==> flow/design.v <==
module fsm(
	input		wire		clk,
	input		wire		rst_n,
	input		wire        key1,
	input		wire        key2,
	output		reg [1:0]	po_money					
	);
parameter	ZERO =5'b00001;
parameter	ONE  =5'b00010;
parameter	TWO  =5'b00100;
parameter	THREE=5'b01000;
parameter	FOUR =5'b10000;
reg [4:0]state;
reg 	po_thing;
always @(posedge clk or negedge rst_n) begin
	if (rst_n== 1'b0) begin
		state <= ZERO;
	end
	else  case(state)
		ZERO:
		if(key1 == 1'b1 )begin
			state <= ONE;
		end 
		else  if(key2 == 1'b1)begin
			state <= TWO;
		end
		else begin
			state <= ZERO;
		end
		ONE  :if(key1 == 1'b1)begin
			state<=TWO;
		end 
		else  if(key2 == 1'b1)begin
			state<=THREE;
		end
		else begin
			state<=ONE;
		end 
		TWO  :if(key1 == 1'b1)begin
			state<=THREE;
		end 
		else  if(key2 == 1'b1)begin
			state<=FOUR;
		end
		else begin
			state<=TWO;
		end  
		THREE:if(key1 == 1'b1)begin
			state<=FOUR;
		end 
		else  if(key2 == 1'b1)begin
			state<=ZERO;
		end
		else begin
			state<=THREE;
		end  
		FOUR :if(key1 == 1'b1)begin
			state<=ZERO;
		end 
		else  if(key2 == 1'b1)begin
			state<=ZERO;
		end
		else begin
			state<=FOUR;
		end  
		default state<=ZERO;
	endcase
	end
always @(posedge clk or negedge rst_n) begin
	if (rst_n== 1'b0) begin
		po_money<=2'b00;
	end
	else if(state==THREE&&key2 == 1'b1)begin
		  po_money<=2'b01;
	end
	else if (state==FOUR&&key1 == 1'b1) begin
		  po_money<=2'b01;
	end
	else if(state==FOUR&&key2 == 1'b1)begin
		  po_money<=2'b10;
	end
	else po_money<=2'b00;
end
always @(posedge clk or negedge rst_n) begin
	if (rst_n== 1'b0) begin
		po_thing<='d0;
	end
	else if(state==THREE&&key2 == 1'b1)begin
		  po_thing<=1'd1;
	end
	else if (state==FOUR&&key1 == 1'b1) begin
		  po_thing<=1'd1;
	end
	else if(state==FOUR&&key2 == 1'b1)begin
		  po_thing<=1'd1;
	end
	else begin
		  po_thing<=1'd0;
	end
end
endmodule
module key(
	input		wire			clk,
	input		wire			rst_n,
	input		wire 			key,
	output		reg				po_key_flag			
	);
parameter	CNT_5ms = 249999;
reg 		key_reg;
reg 		cnt_flag;
reg [31:0]  key_cnt;
always @(posedge clk or negedge rst_n) begin
	if (rst_n==1'b0) begin
		key_reg<='d0;
	end
	else begin 
		key_reg<=key;
	end
end
always @(posedge clk or negedge rst_n) begin
	if (rst_n==1'b0) begin
		key_cnt<='d0;
	end
	else if (key == 1'b1 && key_reg == 1'b0) begin
		key_cnt <= 'd0;
	end
	else if (key == 1'b0 && key_reg == 1'b1) begin
		key_cnt <= 'd0;
	end
	else if(cnt_flag == 'd1)begin
		key_cnt<= key_cnt;
	end
	else if(key==0)begin
		key_cnt<= key_cnt+1'b1;
	end
end
always @(posedge clk or negedge rst_n) begin
	if (rst_n==1'b0) begin
		cnt_flag <= 'd0;
	end
	else if (key == 1'b1 && key_reg == 1'b0) begin
		cnt_flag <= 'd0;
	end
	else if (key_cnt >= CNT_5ms) begin
		cnt_flag <= 'd1;
	end
end
always @(posedge clk or negedge rst_n) begin
	if (rst_n==1'b0) begin
		po_key_flag<='d0;
	end
	else if (key_cnt == CNT_5ms && cnt_flag == 'd0) begin
		po_key_flag<='d1;
	end
	else begin
		po_key_flag<='d0;
	end
end
endmodule
module led(
input		wire		    clk,
input		wire		    rst_n,
input		wire[1:0]		flag_sd,	
output		reg [3:0]		led	
	);
parameter	cnt_max=119; 
parameter	cnt_max_1=124; 
reg flag_s;
reg flag_d;
reg [25:0]cnt_25;
reg [5:0]cnt_40;
reg flag_state;
always @(posedge clk or negedge rst_n) begin
	if (rst_n==1'b0) begin
		flag_d<='d0;	
	end
	else if (cnt_40==41 && cnt_25==cnt_max) begin
		flag_d <= 'd0;
	end
	else if (flag_sd == 2'b10) begin
		flag_d <= 1'b1;
	end
	else begin
		flag_d <= flag_d;
	end
end
always @(posedge clk or negedge rst_n) begin
	if (rst_n==1'b0) begin
		flag_s<='d0;	
	end
	else if (cnt_40==39 && cnt_25==cnt_max_1) begin
		flag_s <= 'd0;
		end
	else if (flag_sd ==2'b01) begin
		flag_s <= 1'b1;
	end
	else begin
		flag_s <= flag_s;
	end
end
always @(posedge clk or negedge rst_n) begin
	if (rst_n==1'b0) begin
		cnt_40 <='d0;
	end
	else if(flag_s==1'b1)
	begin 
	if (cnt_40==39 && cnt_25==cnt_max_1) begin
		        cnt_40 <='d0;
		end
	else if(cnt_25==cnt_max_1)begin
		        cnt_40 <=cnt_40 +1'b1;
		end
	end
	else if(flag_d==1'b1)
	begin if (cnt_40==41 && cnt_25==cnt_max) begin
		     cnt_40 <='d0;
		end
	else if(cnt_25==cnt_max)begin
		     cnt_40 <=cnt_40 +1'b1;
		end
	end
end
always @(posedge clk or negedge rst_n) begin
	if (rst_n==1'b0) begin
		cnt_25<='d0;
	end
	else if (flag_s==1'b1) begin
		if(cnt_25==cnt_max_1)
			cnt_25<='d0;
		else 
			cnt_25<=cnt_25+1'b1;
	end
	else if (flag_d==1'b1) begin
		if(cnt_25==cnt_max)
			cnt_25<='d0;
		else 
			cnt_25<=cnt_25+1'b1;
	end
end
always @(posedge clk or negedge rst_n) begin
	if (rst_n==1'b0) begin
		led<=4'b0001;
	end
	else if (flag_s==1'b1 && cnt_25==cnt_max_1) begin
		led<={led[2:0],led[3]};
	end
	else if(flag_d==1'b1&& cnt_25==cnt_max )begin
		 if(flag_state =='d1)begin
			led	<= {led[0],led[3:1]};
		end
		else if(flag_state =='d0)
			led	<= {led[2:0],led[3]};
	end
	else begin
	 	led<=led;
	end
end
always @(posedge clk or negedge rst_n) begin
	if (rst_n==1'b0) begin
		flag_state<='d0;
	end
	else if (led==4'b1000) begin
		flag_state<='d1;
	end
	else if (led==4'b0001) begin
		flag_state<='d0;
	end
	else begin
		flag_state <= flag_state;
	end
end
endmodule
module top(
input		wire		clk,
input		wire		rst_n,
input		wire		key1,
input		wire		key2,	
output		wire [3:0]	led	
	);
wire   [1:0]po_money;
wire   po_key_flag1;
wire   po_key_flag2;
key  inst_key (
			.clk         (clk),
			.rst_n       (rst_n),
			.key         (key1),
			.po_key_flag (po_key_flag1)
		);
key inst_key1 (
			.clk         (clk),
			.rst_n       (rst_n),
			.key         (key2),
			.po_key_flag (po_key_flag2)
		);
fsm inst_fsm (
			.clk      (clk),
			.rst_n    (rst_n),
			.key1     (po_key_flag1),
			.key2     (po_key_flag2),
			.po_money (po_money)
		);
led  inst_led (
			.clk     (clk),
			.rst_n   (rst_n),
			.flag_sd (po_money),
			.led     (led)
		);
endmodule
# Tool chain data of top

What the tools print for top, step after step.
Line numbers count from 1 in the design file above.
Not given: -

Top module: top
Clock input: clk
Cell library: sky130hd
Library corner: tt_025C_1v80

# Word level

Source: Yosys, flattened and elaborated, memories not mapped. Widths are those after wreduce. Registers that Yosys merges into a memory's read port (data or address) are not register bits. Print and check cells do not count. Equal cells are merged and count once.

Cells after elaboration: 119
Input bits: 4
Output and inout bits: 4
Register bits: 116

Multiplexer cells: 47
Reduce/logical cells: 24
Magnitude comparators: 2
Add/sub/neg operators: 4
Bitwise logic cells: 6
Equality and inequality tests: 20

Operators by type and width:

| kind                                                                                   | count |
| 32-bit 2-to-1 mux                                                                      | 8 |
| 26-bit 2-to-1 mux                                                                      | 4 |
| 32-bit by 1-bit adder with 32-bit output (second input constant)                       | 2 |
| 32-bit by 18-bit greater-or-equal comparator with 1-bit output (second input constant) | 2 |
| 32-bit by 18-bit equality test with 1-bit output (second input constant)               | 2 |
| 26-bit by 7-bit equality test with 1-bit output (second input constant)                | 2 |
| 6-bit 2-to-1 mux                                                                       | 6 |
| 26-bit by 1-bit adder with 26-bit output (second input constant)                       | 1 |
| 5-bit case mux with 5-bit select                                                       | 1 |
| 5-bit 2-to-1 mux                                                                       | 5 |
| 4-bit 2-to-1 mux                                                                       | 6 |
| 2-bit nonzero test                                                                     | 7 |
| 1-bit logical AND                                                                      | 13 |
| 6-bit equality test (second input constant)                                            | 2 |
| 1-bit 2-to-1 mux                                                                       | 12 |
| 3-bit != test (second input constant)                                                  | 3 |
| 1-bit inverter                                                                         | 6 |
| 3-bit by 1-bit != test with 1-bit output (second input constant)                       | 2 |
| 6-bit by 1-bit adder with 6-bit output (second input constant)                         | 1 |
| 3-bit 2-to-1 mux                                                                       | 2 |
| 2-bit 2-to-1 mux                                                                       | 3 |
| 5-bit by 1-bit equality test with 1-bit output (second input constant)                 | 1 |
| 5-bit by 2-bit equality test with 1-bit output (second input constant)                 | 1 |
| 5-bit by 3-bit equality test with 1-bit output (second input constant)                 | 1 |
| 5-bit by 4-bit equality test with 1-bit output (second input constant)                 | 1 |
| 5-bit equality test (second input constant)                                            | 1 |
| 2-bit AND reduction                                                                    | 2 |
| 4-bit by 1-bit equality test with 1-bit output (second input constant)                 | 1 |

Not listed: further kinds 5, cells in them 5.

# Depth

Longest topological path by Yosys (ltp), each cell counted once; first at word level (registers and memories cut), then after technology mapping (sequential cells cut; the memories' decode and read muxes count).

Depth in word-level cells: 5
ABC_AREA: 0
Mapped depth: 8
Depth with buffers taken out: 7

# Netlist

The flow's flattened synthesis, as Yosys stat reports it; memories are mapped. The netlist is that of the ABC_AREA named above (0 if unset); the other value can give another one.

Cells by type:

| type                      | count | area in all (um^2) |
| sky130_fd_sc_hd__dfrtp_1  | 114   | 2.85E+03 |
| sky130_fd_sc_hd__nor2_1   | 69    | 258.998 |
| sky130_fd_sc_hd__xnor2_1  | 28    | 245.235 |
| sky130_fd_sc_hd__nand2_1  | 60    | 225.216 |
| sky130_fd_sc_hd__xor2_1   | 23    | 201.443 |
| sky130_fd_sc_hd__nand3_1  | 40    | 200.192 |
| sky130_fd_sc_hd__o21ai_0  | 38    | 190.182 |
| sky130_fd_sc_hd__nand4_1  | 29    | 181.424 |
| sky130_fd_sc_hd__ha_1     | 12    | 150.144 |
| sky130_fd_sc_hd__nor4_1   | 23    | 143.888 |
| sky130_fd_sc_hd__a21oi_1  | 25    | 125.12 |
| sky130_fd_sc_hd__and3_1   | 16    | 100.096 |
| sky130_fd_sc_hd__nor3_1   | 17    | 85.082 |
| sky130_fd_sc_hd__or3_1    | 13    | 81.328 |
| sky130_fd_sc_hd__mux2i_1  | 8     | 80.077 |
| sky130_fd_sc_hd__inv_1    | 19    | 71.318 |
| sky130_fd_sc_hd__clkbuf_1 | 17    | 63.811 |
| sky130_fd_sc_hd__dfstp_2  | 2     | 52.55 |

Not listed: further types 35, cells in them 83.

Chip area (Yosys): 6052.1 um^2
Cells in the netlist: 636
Mapped flip-flops: 116

The figures by module come from a second, unflattened synthesis with its own total; it is not the netlist above.

Cell total of the unflattened synthesis: 709
Area (unflattened synthesis): 6567.5 um^2

Each row is one instance without its submodules.

By module:

| module | seq. area (um^2) | area (um^2) | instances | cells |
| key    | 875.8            | 2150.8      | 2         | 242 |
| led    | 977.2            | 1960.6      | 1         | 200 |
| fsm    | 176.4            | 305.3       | 1         | 25 |
| top    | 0.0              | 0.0         | 1         | 0 |

# Path before layout

OpenSTA on the mapped netlist: ideal clock, no wires. The path of least setup slack (recovery checks aside). Input and output delay are each 20% of the period. Register names are those of the netlist, which keeps one name where synthesis merged equal registers.

Kind: input -> register
From: input port key1
To: register inst_key.key_cnt[31]
Buffers on the path: 0
External input delay: 0.622 ns
Library setup time: 0.066 ns
Arrival time: 2.364 ns
Path slack: 0.680 ns
Launch time at the first pin: 0.622 ns
Path delay: 1.808 ns
Stages: 7
Clock period: 3.11 ns
Synthesis period reached: 2.43 ns

"path delay" = arrival - input delay + setup time.
"stages": output pins that drive a net of the path, with the launching flip-flop's if there is one; two outputs of one cell count as two.
"synthesis period reached" = period - worst setup slack (recovery checks aside). The figure is calculated, with input and output delays left at 20% of the set period.
The rows between start and end are the longest chain of elaborated cells between them; the timing report does not say that the signal goes this way. Where chains are equally long, one stands for them.
A line is the first line of the expression or statement that the cell stems from. Yosys adds cells for indexed reads and writes and turns some case tables into memories.
At most two assigning lines are given for a register; there are more.

Cells stage by stage: sky130_fd_sc_hd__inv_1 -> sky130_fd_sc_hd__ha_1 -> sky130_fd_sc_hd__a21o_1 -> sky130_fd_sc_hd__nor3_1 -> sky130_fd_sc_hd__nand4_1 -> sky130_fd_sc_hd__or4_1 -> sky130_fd_sc_hd__nand2_1
Cells in the longest elaborated chain: 4
Elaborated cells between the ends (all ways): 10

Ends and longest elaborated chain, post-synthesis:

| element           | line | RTL |
| from (decl)       | 276  | `input wire key1,` |
| 32-bit 2-to-1 mux | 133  | `else if(key==0)begin` |
| 32-bit 2-to-1 mux | 130  | `else if(cnt_flag == 'd1)begin` |
| 32-bit 2-to-1 mux | 127  | `else if (key == 1'b0 && key_reg == 1'b1) begin` |
| 32-bit 2-to-1 mux | 124  | `else if (key == 1'b1 && key_reg == 1'b0) begin` |
| to (assign)       | 131  | `key_cnt<= key_cnt;` |
| to (assign)       | 134  | `key_cnt<= key_cnt+1'b1;` |
| to (decl)         | 111  | `reg [31:0]  key_cnt;` |

# Timing after layout

Path of least setup slack in the final report of stored run 1 (OpenROAD, finished layout, wires in). Where an end is a register, its clock arrival counts in the times.

Kind: input -> register
From: input port key1
To: register inst_key.key_cnt[29]
Launch time at the first pin: 0.47 ns
External input delay: 0.47 ns
Stages: 9
Library setup time: 0.06 ns
Buffers on the path: 2
Clock period: 2.34 ns
Path slack: 0.10 ns
Arrival time: 2.70 ns

The rows between start and end are the longest chain of elaborated cells between them; the timing report does not say that the signal goes this way. Where chains are equally long, one stands for them.
At most two assigning lines are given for a register; there are more.

Cells stage by stage: sky130_fd_sc_hd__clkdlybuf4s50_1 -> sky130_fd_sc_hd__inv_1 -> sky130_fd_sc_hd__ha_1 -> sky130_fd_sc_hd__a21o_1 -> sky130_fd_sc_hd__nor3_1 -> sky130_fd_sc_hd__nand4_1 -> sky130_fd_sc_hd__buf_4 -> sky130_fd_sc_hd__or4_1 -> sky130_fd_sc_hd__nand2_1
Cells in the longest elaborated chain: 4
Elaborated cells between the ends (all ways): 10

Ends and longest elaborated chain, post-layout:

| element           | line | RTL |
| from (decl)       | 276  | `input wire key1,` |
| 32-bit 2-to-1 mux | 133  | `else if(key==0)begin` |
| 32-bit 2-to-1 mux | 130  | `else if(cnt_flag == 'd1)begin` |
| 32-bit 2-to-1 mux | 127  | `else if (key == 1'b0 && key_reg == 1'b1) begin` |
| 32-bit 2-to-1 mux | 124  | `else if (key == 1'b1 && key_reg == 1'b0) begin` |
| to (assign)       | 131  | `key_cnt<= key_cnt;` |
| to (assign)       | 134  | `key_cnt<= key_cnt+1'b1;` |
| to (decl)         | 111  | `reg [31:0]  key_cnt;` |

Below are 2 stored runs of the flow (Yosys, OpenROAD; platform sky130hd) on top, each with its settings and what was measured, unordered. Constraints: input delay and output delay 20% of the set period each, output load 0.01 pF.
"period reached" = clock period - worst setup slack. The figure is calculated, with input and output delays left at 20% of the set period.
"allowed time less slack (worst setup path)" is the time allowed to the run's worst setup path (the clock period less input and output delay, where it has them) less its slack. Clock arrival times count: a late capture clock shortens it, a late launch clock lengthens it.
"power consumption" rests on the timing tool's default activity at the inputs, not on a simulated workload.

## Stored run 1

==> flow/run.sh <==
#!/bin/bash
# the make line also repeats the synthesis and layout settings of config.mk as NAME=value (left out here)
make -C /OpenROAD-flow-scripts/flow DESIGN_CONFIG=/design/flow/config.mk WORK_HOME=/design/flow/orfs CLKGATE_MAP_FILE= finish
==> flow/config.mk <==
export PLATFORM = sky130hd
export DESIGN_NAME = top
export DESIGN_NICKNAME = top
export VERILOG_FILES = /design/flow/design.v
export SDC_FILE = /design/flow/constraint.sdc
export NUM_CORES = 4
export LEC_CHECK = 0
export CAP_MARGIN = 20
export CORE_MARGIN = 2
export CORE_UTILIZATION = 57
export SLEW_MARGIN = 20
==> flow/constraint.sdc <==
create_clock -name core_clock -period 2.34 [get_ports {clk}]
set_input_delay 0.4680 -clock core_clock [delete_from_list [all_inputs] [get_ports {clk}]]
set_output_delay 0.4680 -clock core_clock [all_outputs]
set_load 0.01 [all_outputs]

| result of stored run 1 | value |
|---|---|
| Yosys chip area after synthesis | 6052.1 um^2 |
| power consumption | 4825 uW |
| utilization after layout | 68.8% |
| allowed time less slack (worst setup path) | 1.77 ns |
| worst path kind | input -> register |
| period reached | 2.239 ns |
| die outline area | 11457.6 um^2 |
| worst setup slack after layout | 0.101 ns |
| post-route setup TNS | 0.000 ns |
| std-cell area (final layout) | 7098.1 um^2 |

## Stored run 2

==> flow/run.sh <==
#!/bin/bash
# the make line also repeats the synthesis and layout settings of config.mk as NAME=value (left out here)
make -C /OpenROAD-flow-scripts/flow DESIGN_CONFIG=/design/flow/config.mk WORK_HOME=/design/flow/orfs CLKGATE_MAP_FILE= finish
==> flow/config.mk <==
export PLATFORM = sky130hd
export DESIGN_NAME = top
export DESIGN_NICKNAME = top
export VERILOG_FILES = /design/flow/design.v
export SDC_FILE = /design/flow/constraint.sdc
export NUM_CORES = 4
export LEC_CHECK = 0
export CAP_MARGIN = 20
export CORE_MARGIN = 9
export CORE_UTILIZATION = 67
export CTS_CLUSTER_SIZE = 68
export GPL_ROUTABILITY_DRIVEN = 0
export PLACE_DENSITY_LB_ADDON = 0.04
export SETUP_SLACK_MARGIN = 0.04
export SLEW_MARGIN = 20
export TNS_END_PERCENT = 55
==> flow/constraint.sdc <==
create_clock -name core_clock -period 1.35 [get_ports {clk}]
set_input_delay 0.2700 -clock core_clock [delete_from_list [all_inputs] [get_ports {clk}]]
set_output_delay 0.2700 -clock core_clock [all_outputs]
set_load 0.01 [all_outputs]

Stored run 2: stopped before the end: clock tree synthesis reported DPL-0038
